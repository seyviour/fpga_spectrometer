==> flow/design.v <==
module tmds_encoder2 (
    input wire clk,
    input wire reset, 
    input wire DE,
    input wire [0:7] D, 
    input wire C0,
    input wire C1,
    output reg [0:9] q_out
);
localparam COUNT_ONES_WIDTH = 5;
reg [COUNT_ONES_WIDTH-1:0] ones_count_D, ones_count_qm, zeros_count_qm;
reg cond1;
reg signed [5:0] cnt;
reg reset_i, C0_i, C1_i, DE_i; 
reg [0:8] q_m, q_m_R;
always @(*) begin
    ones_count_D = {$countones(D)}; 
    if ((ones_count_D>4) | (ones_count_D==4 && D[0]==1'b0)) begin
        q_m[0] = D[0];
        q_m[1] = q_m[0] ^~ D[1];
        q_m[2] = q_m[1] ^~ D[2];
        q_m[3] = q_m[2] ^~ D[3];
        q_m[4] = q_m[3] ^~ D[4];
        q_m[5] = q_m[4] ^~ D[5]; 
        q_m[6] = q_m[5] ^~ D[6];
        q_m[7] = q_m[6] ^~ D[7];
        q_m[8] = 0;
    end else begin
        q_m[0] = D[0];
        q_m[1] = q_m[0] ^ D[1];
        q_m[2] = q_m[1] ^ D[2];
        q_m[3] = q_m[2] ^ D[3];
        q_m[4] = q_m[3] ^ D[4];
        q_m[5] = q_m[4] ^ D[5]; 
        q_m[6] = q_m[5] ^ D[6];
        q_m[7] = q_m[6] ^ D[7];
        q_m[8] = 1;
    end
end
always @(posedge clk) begin
    ones_count_qm <= ($countones(q_m[0:7]));
    zeros_count_qm <= 8 - ($countones(q_m[0:7]));
    q_m_R <= q_m;
    DE_i <= DE;
    C0_i <= C0;
    C1_i <= C1;
    reset_i <= reset; 
end
always @(posedge clk) begin
    if(DE_i) begin
        if ((cnt == 0) | ones_count_qm == 4 ) begin
            q_out[9] <= ~q_m_R[8];
            q_out[8] <= q_m_R[8];
            q_out[0:7] <= (q_m_R[8])? q_m_R[0:7] : ~q_m_R[0:7];
            if (~q_m_R[8]) 
                cnt <= cnt - (8-ones_count_qm) + (ones_count_qm);
            else
                cnt <= cnt + (8-ones_count_qm) - ones_count_qm;
        end else begin
            if ((cnt > 0 && ones_count_qm > 4) | ((cnt < 0) && (ones_count_qm < 4))) begin
                q_out[9] <= 1'b1;
                q_out[8] <= q_m_R[8];
                q_out[0:7] <= ~q_m_R[0:7];
                cnt <= cnt + {q_m_R[8], 1'b0} + (8-ones_count_qm) - ones_count_qm;
            end else begin
                q_out[9] <= 1'b0;
                q_out[8] <= ~q_m_R[8];
                q_out[0:7] <= q_m_R[0:7];
                cnt <= cnt + 6'(-2 * ~q_m_R[8]) + ones_count_qm - (8 - ones_count_qm);
            end
        end
    end else begin
        cnt <= 0; 
        case ({C1_i, C0_i})
            2'b00: q_out <= 10'b0010101011;
            2'b01: q_out <= 10'b1101010100;
            2'b10: q_out <= 10'b0010101010;
            2'b11: q_out <= 10'b1101010101;
        endcase
    end
    if (reset_i) begin
        q_out <= 0; 
        cnt <= 0; 
    end
end
endmodule
Step by step through the tools: tmds_encoder2
Tool output for the design above, in the order of the flow.
Lines are those of the file above, counted from 1.
Cell names lack the library's common part.
{"block": "design", "design": "tmds_encoder2", "clk_port": "clk", "library": "sky130hd", "pvt_corner": "tt_025C_1v80"}

Word-level counts
Yosys after proc, flatten, opt, wreduce and memory -nomap, before mapping. Enables and synchronous resets that opt folds into registers are not counted as muxes. Memory bits, and registers merged into a memory's read port (data or address), are not among the register bits. Print and check cells are not counted.
{"block": "bits", "register_bits": 34, "inputBits": 13, "output_inout_bits": 10, "elab_cells": 117}
{"block": "classes", "addsub": 25, "mul": 1, "cmp": 5, "n_eq": 20, "n_mux": 24, "bitwise": 22, "reduce_logical": 10}
{"block": "ops", "operator": "31-bit by 32-bit multiplier with 5-bit output (first input constant)", "count": 1}
{"block": "ops", "operator": "1-bit NOT with 32-bit output", "count": 1}
{"block": "ops", "operator": "8-bit two-way mux", "count": 4}
{"block": "ops", "operator": "5-bit by 1-bit adder with 5-bit output", "count": 6}
{"block": "ops", "operator": "6-bit adder", "count": 3}
{"block": "ops", "operator": "6-bit two-way mux", "count": 3}
{"block": "ops", "operator": "8-bit case mux with 2-bit select", "count": 1}
{"block": "ops", "operator": "1-bit === test (second input constant)", "count": 15}
{"block": "ops", "operator": "1-bit two-way mux", "count": 14}
{"block": "ops", "operator": "6-bit by 5-bit adder with 6-bit output", "count": 2}
{"block": "ops", "operator": "6-bit by 5-bit subtractor with 6-bit output", "count": 2}
{"block": "ops", "operator": "6-bit subtractor", "count": 2}
{"block": "ops", "operator": "2-bit OR reduction", "count": 5}
{"block": "ops", "operator": "4-bit by 1-bit adder with 5-bit output", "count": 2}
{"block": "ops", "operator": "5-bit by 3-bit greater-than comparator with 1-bit output (second input constant)", "count": 2}
{"block": "ops", "operator": "5-bit by 3-bit == test with 1-bit output (second input constant)", "count": 2}
{"block": "ops", "operator": "3-bit by 1-bit adder with 4-bit output", "count": 2}
{"block": "ops", "operator": "8-bit NOT", "count": 1}
{"block": "ops", "operator": "1-bit XNOR", "count": 7}
{"block": "ops", "operator": "1-bit bitwise XOR", "count": 7}
{"block": "ops", "operator": "2-bit by 1-bit adder with 3-bit output", "count": 2}
{"block": "ops", "operator": "4-bit by 5-bit subtractor with 6-bit output (first input constant)", "count": 1}
{"block": "ops", "operator": "6-bit by 1-bit greater-than comparator with 1-bit output (second input constant)", "count": 1}
{"block": "ops", "operator": "6-bit by 1-bit less-than comparator with 1-bit output (second input constant)", "count": 1}
{"block": "ops", "operator": "6-bit by 2-bit adder with 6-bit output", "count": 1}
{"block": "ops", "operator": "6-bit zero test", "count": 1}
{"block": "ops", "operator": "5-bit by 3-bit less-than comparator with 1-bit output (second input constant)", "count": 1}
{"block": "ops", "operator": "1-bit by 1-bit adder with 2-bit output", "count": 2}
Not listed: further kinds 7, cells in them 15.

Longest topological paths
Yosys ltp: most cells in a row. Word level: on the elaborated netlist, between registers, memories and ports. Mapped: between sequential cells and ports; inverters and the memories' decode and read muxes count.
{"block": "logic_depth", "ltp_word": 20, "ABC_AREA": 0, "mapped_depth": 19, "depth_no_buf": 19}

After synthesis
Yosys stat after the flow's synthesis: flattened, memories mapped to cells. It holds for the ABC_AREA given above (unset counts as 0); a run with the other value may have another netlist.
Totals and module areas in this step are rounded.
{"block": "synth_totals", "stdcells": 273, "synth_area_um2": 2600, "sequential_area_um2": 660, "ffs": 33, "buffers": 7}
{"block": "types", "type": "dfxtp_1", "count": 33, "area_total_um2": 660.634}
{"block": "types", "type": "ha_1", "count": 33, "area_total_um2": 412.896}
{"block": "types", "type": "fa_1", "count": 16, "area_total_um2": 320.307}
{"block": "types", "type": "xnor2_1", "count": 30, "area_total_um2": 262.752}
{"block": "types", "type": "inv_1", "count": 39, "area_total_um2": 146.39}
{"block": "types", "type": "a21oi_1", "count": 21, "area_total_um2": 105.101}
{"block": "types", "type": "xor2_1", "count": 9, "area_total_um2": 78.826}
{"block": "types", "type": "xnor2_2", "count": 4, "area_total_um2": 65.062}
{"block": "types", "type": "o21ai_0", "count": 11, "area_total_um2": 55.053}
{"block": "types", "type": "nand2_1", "count": 11, "area_total_um2": 41.29}
{"block": "types", "type": "a21o_1", "count": 5, "area_total_um2": 37.536}
{"block": "types", "type": "o22ai_1", "count": 5, "area_total_um2": 31.28}
{"block": "types", "type": "or3_1", "count": 5, "area_total_um2": 31.28}
{"block": "types", "type": "a211oi_1", "count": 4, "area_total_um2": 30.029}
{"block": "types", "type": "mux2i_1", "count": 3, "area_total_um2": 30.029}
{"block": "types", "type": "nand2b_1", "count": 4, "area_total_um2": 25.024}
{"block": "types", "type": "xor3_2", "count": 1, "area_total_um2": 25.024}
{"block": "types", "type": "a22oi_1", "count": 3, "area_total_um2": 22.522}
Not listed: further types 25, cells in them 36.

Timing after synthesis
Source: OpenSTA report_checks on the synthesized netlist (no wires, ideal clock, input and output delay 20% of the period each), path of least setup slack; recovery checks are left aside. Register names are those of the netlist, which keeps one name where synthesis merged equal registers.
{"block": "synth_path", "kind": "input to register", "from": "input port D[4]", "to": "register ones_count_qm[2]", "tclk_ns": 6.95, "input_delay_ns": 1.390, "setup_time_ns": 0.118, "launch_ns": 1.390, "arrival_time_ns": 6.361, "required_ns": 6.832, "path_slack_ns": 0.470, "path_delay_ns": 5.089, "stages": 19, "path_buffers": 0, "synth_period_reached_ns": 6.48}
"path_delay_ns" = arrival - input delay + setup time.
"stages": output pins that drive a net of the path, with the launching flip-flop's if there is one; two outputs of one cell count as two.
"synth_period_reached_ns" is the clock period less the worst setup slack; recovery checks do not enter. This is arithmetic on one report: input and output delays are still those of the set period (20% each).
Between the ends stands the longest chain of elaborated cells between them, by number of cells; it is not shown to be the way that was timed. Of several equally long chains one is given.
Each line given opens the expression or statement behind the cell; cells for indexed reads and writes are added by Yosys, which also makes memories of some case tables.
{"block": "synth_via", "cell_sequence": "fa_1 inv_1 fa_1 fa_1 inv_1 ha_1 fa_1 nor3_1 o22ai_1 xnor2_1 fa_1 fa_1 inv_1 fa_1 inv_1 ha_1 inv_1 fa_1 xnor2_1", "elab_chain_cells": 17, "cone_cells": 38, "classes_between": "11 x add/sub; 1 x compare; 9 x eq/ne; 7 x mux; 9 x logic; 1 x reduce/logical"}
{"block": "synth_lines", "item": "from (decl)", "line_no": 5, "text": "input wire [0:7] D,"}
{"block": "synth_lines", "item": "1-bit === test", "line_no": 17, "text": "ones_count_D = {$countones(D)};"}
{"block": "synth_lines", "item": "4-bit by 1-bit adder with 5-bit output", "line_no": 17}
{"block": "synth_lines", "item": "5-bit by 1-bit adder with 5-bit output x3", "line_no": 17}
{"block": "synth_lines", "item": "5-bit by 3-bit == test with 1-bit output", "line_no": 18, "text": "if ((ones_count_D>4) | (ones_count_D==4 && D[0]==1'b0)) begin"}
{"block": "synth_lines", "item": "1-bit logical AND", "line_no": 18}
{"block": "synth_lines", "item": "1-bit OR", "line_no": 18}
{"block": "synth_lines", "item": "1-bit two-way mux", "line_no": 18}
{"block": "synth_lines", "item": "1-bit === test", "line_no": 41, "text": "ones_count_qm <= ($countones(q_m[0:7]));"}
{"block": "synth_lines", "item": "1-bit by 1-bit adder with 2-bit output", "line_no": 41}
{"block": "synth_lines", "item": "2-bit by 1-bit adder with 3-bit output", "line_no": 41}
{"block": "synth_lines", "item": "3-bit by 1-bit adder with 4-bit output", "line_no": 41}
{"block": "synth_lines", "item": "4-bit by 1-bit adder with 5-bit output", "line_no": 41}
{"block": "synth_lines", "item": "5-bit by 1-bit adder with 5-bit output x3", "line_no": 41}
{"block": "synth_lines", "item": "to (assign)", "line_no": 41}
{"block": "synth_lines", "item": "to (decl)", "line_no": 11, "text": "reg [COUNT_ONES_WIDTH-1:0] ones_count_D, ones_count_qm, zeros_count_qm;"}
Some nets on the timed path still bear RTL names; the line given drives or declares the net.
{"block": "synth_named_nets", "signal": "q_m[1]", "line_no": 18}

Worst path after layout
Path of least setup slack in the final report of stored run 1 (OpenROAD, finished layout, wires in). Where an end is a register, its clock arrival counts in the times.
{"block": "layout_path", "kind": "input to register", "from": "input port D[4]", "to": "register ones_count_qm[2]", "tclk_ns": 9.15, "input_delay_ns": 1.83, "setup_time_ns": 0.11, "launch_ns": 1.83, "arrival_time_ns": 7.68, "required_ns": 9.31, "path_slack_ns": 1.63, "stages": 20, "path_buffers": 1}
Between the ends stands the longest chain of elaborated cells between them, by number of cells; it is not shown to be the way that was timed. Of several equally long chains one is given.
{"block": "layout_via", "cell_sequence": "clkdlybuf4s50_1 fa_1 inv_1 fa_1 fa_1 inv_1 ha_1 fa_1 nor3_1 o22ai_1 xnor2_1 fa_1 fa_1 inv_1 fa_1 inv_1 ha_1 inv_1 fa_1 xnor2_1", "elab_chain_cells": 17, "cone_cells": 38, "classes_between": "11 x add/sub; 1 x compare; 9 x eq/ne; 7 x mux; 9 x logic; 1 x reduce/logical"}
{"block": "layout_lines", "item": "from (decl)", "line_no": 5, "text": "input wire [0:7] D,"}
{"block": "layout_lines", "item": "1-bit === test", "line_no": 17, "text": "ones_count_D = {$countones(D)};"}
{"block": "layout_lines", "item": "4-bit by 1-bit adder with 5-bit output", "line_no": 17}
{"block": "layout_lines", "item": "5-bit by 1-bit adder with 5-bit output x3", "line_no": 17}
{"block": "layout_lines", "item": "5-bit by 3-bit == test with 1-bit output", "line_no": 18, "text": "if ((ones_count_D>4) | (ones_count_D==4 && D[0]==1'b0)) begin"}
{"block": "layout_lines", "item": "1-bit logical AND", "line_no": 18}
{"block": "layout_lines", "item": "1-bit OR", "line_no": 18}
{"block": "layout_lines", "item": "1-bit two-way mux", "line_no": 18}
{"block": "layout_lines", "item": "1-bit === test", "line_no": 41, "text": "ones_count_qm <= ($countones(q_m[0:7]));"}
{"block": "layout_lines", "item": "1-bit by 1-bit adder with 2-bit output", "line_no": 41}
{"block": "layout_lines", "item": "2-bit by 1-bit adder with 3-bit output", "line_no": 41}
{"block": "layout_lines", "item": "3-bit by 1-bit adder with 4-bit output", "line_no": 41}
{"block": "layout_lines", "item": "4-bit by 1-bit adder with 5-bit output", "line_no": 41}
{"block": "layout_lines", "item": "5-bit by 1-bit adder with 5-bit output x3", "line_no": 41}
{"block": "layout_lines", "item": "to (assign)", "line_no": 41}
{"block": "layout_lines", "item": "to (decl)", "line_no": 11, "text": "reg [COUNT_ONES_WIDTH-1:0] ones_count_D, ones_count_qm, zeros_count_qm;"}
Some nets on the timed path still bear RTL names; the line given drives or declares the net.
{"block": "layout_named_nets", "signal": "q_m[1]", "line_no": 18}

Hand-over note for tmds_encoder2

Top module tmds_encoder2; platform sky130hd; tools Yosys and OpenROAD; 2 stored runs in no particular order. Input and output delays are each 20% of the period that was set; the output load is 0.01 pF.
"period_less_ws_ns": clock period set for the run, less the worst setup slack. It is reckoned from that one timing run; input and output delays stay at 20% of the period that was set.
Measured values are rounded.

{"run": "stored run 1", "settings": { "period_ns": 9.15, "CORE_UTILIZATION": 20, "SETUP_SLACK_MARGIN": 0.93, "PLACE_DENSITY": 0.94, "CORE_MARGIN": 3, "CELL_PAD_IN_SITES_GLOBAL_PLACEMENT": 2, "ABC_AREA": 0, "CTS_CLUSTER_SIZE": 29, "SLEW_MARGIN": 0, "MAX_ROUTING_LAYER": "met5", "CAP_MARGIN": 20 }, "results": { "worstSetupSlack_ns": 1.6, "period_less_ws_ns": 7.519, "stdcell_area_um2": 3200, "yosys_chip_area_um2": 2600, "design_die_area_um2": 15000 }}
{"run": "stored run 2", "settings": { "period_ns": 9.15, "CORE_UTILIZATION": 21, "PLACE_DENSITY": 0.8, "CORE_ASPECT_RATIO": 0.97, "CELL_PAD_IN_SITES_DETAIL_PLACEMENT": 1, "GPL_ROUTABILITY_DRIVEN": 0, "CAP_MARGIN": 20, "MAX_ROUTING_LAYER": "met5", "CORE_MARGIN": 2, "SLEW_MARGIN": 20 }, "results": { "worstSetupSlack_ns": 1.5, "period_less_ws_ns": 7.616, "stdcell_area_um2": 3200, "yosys_chip_area_um2": 2600, "design_die_area_um2": 13000 }}

End of note.
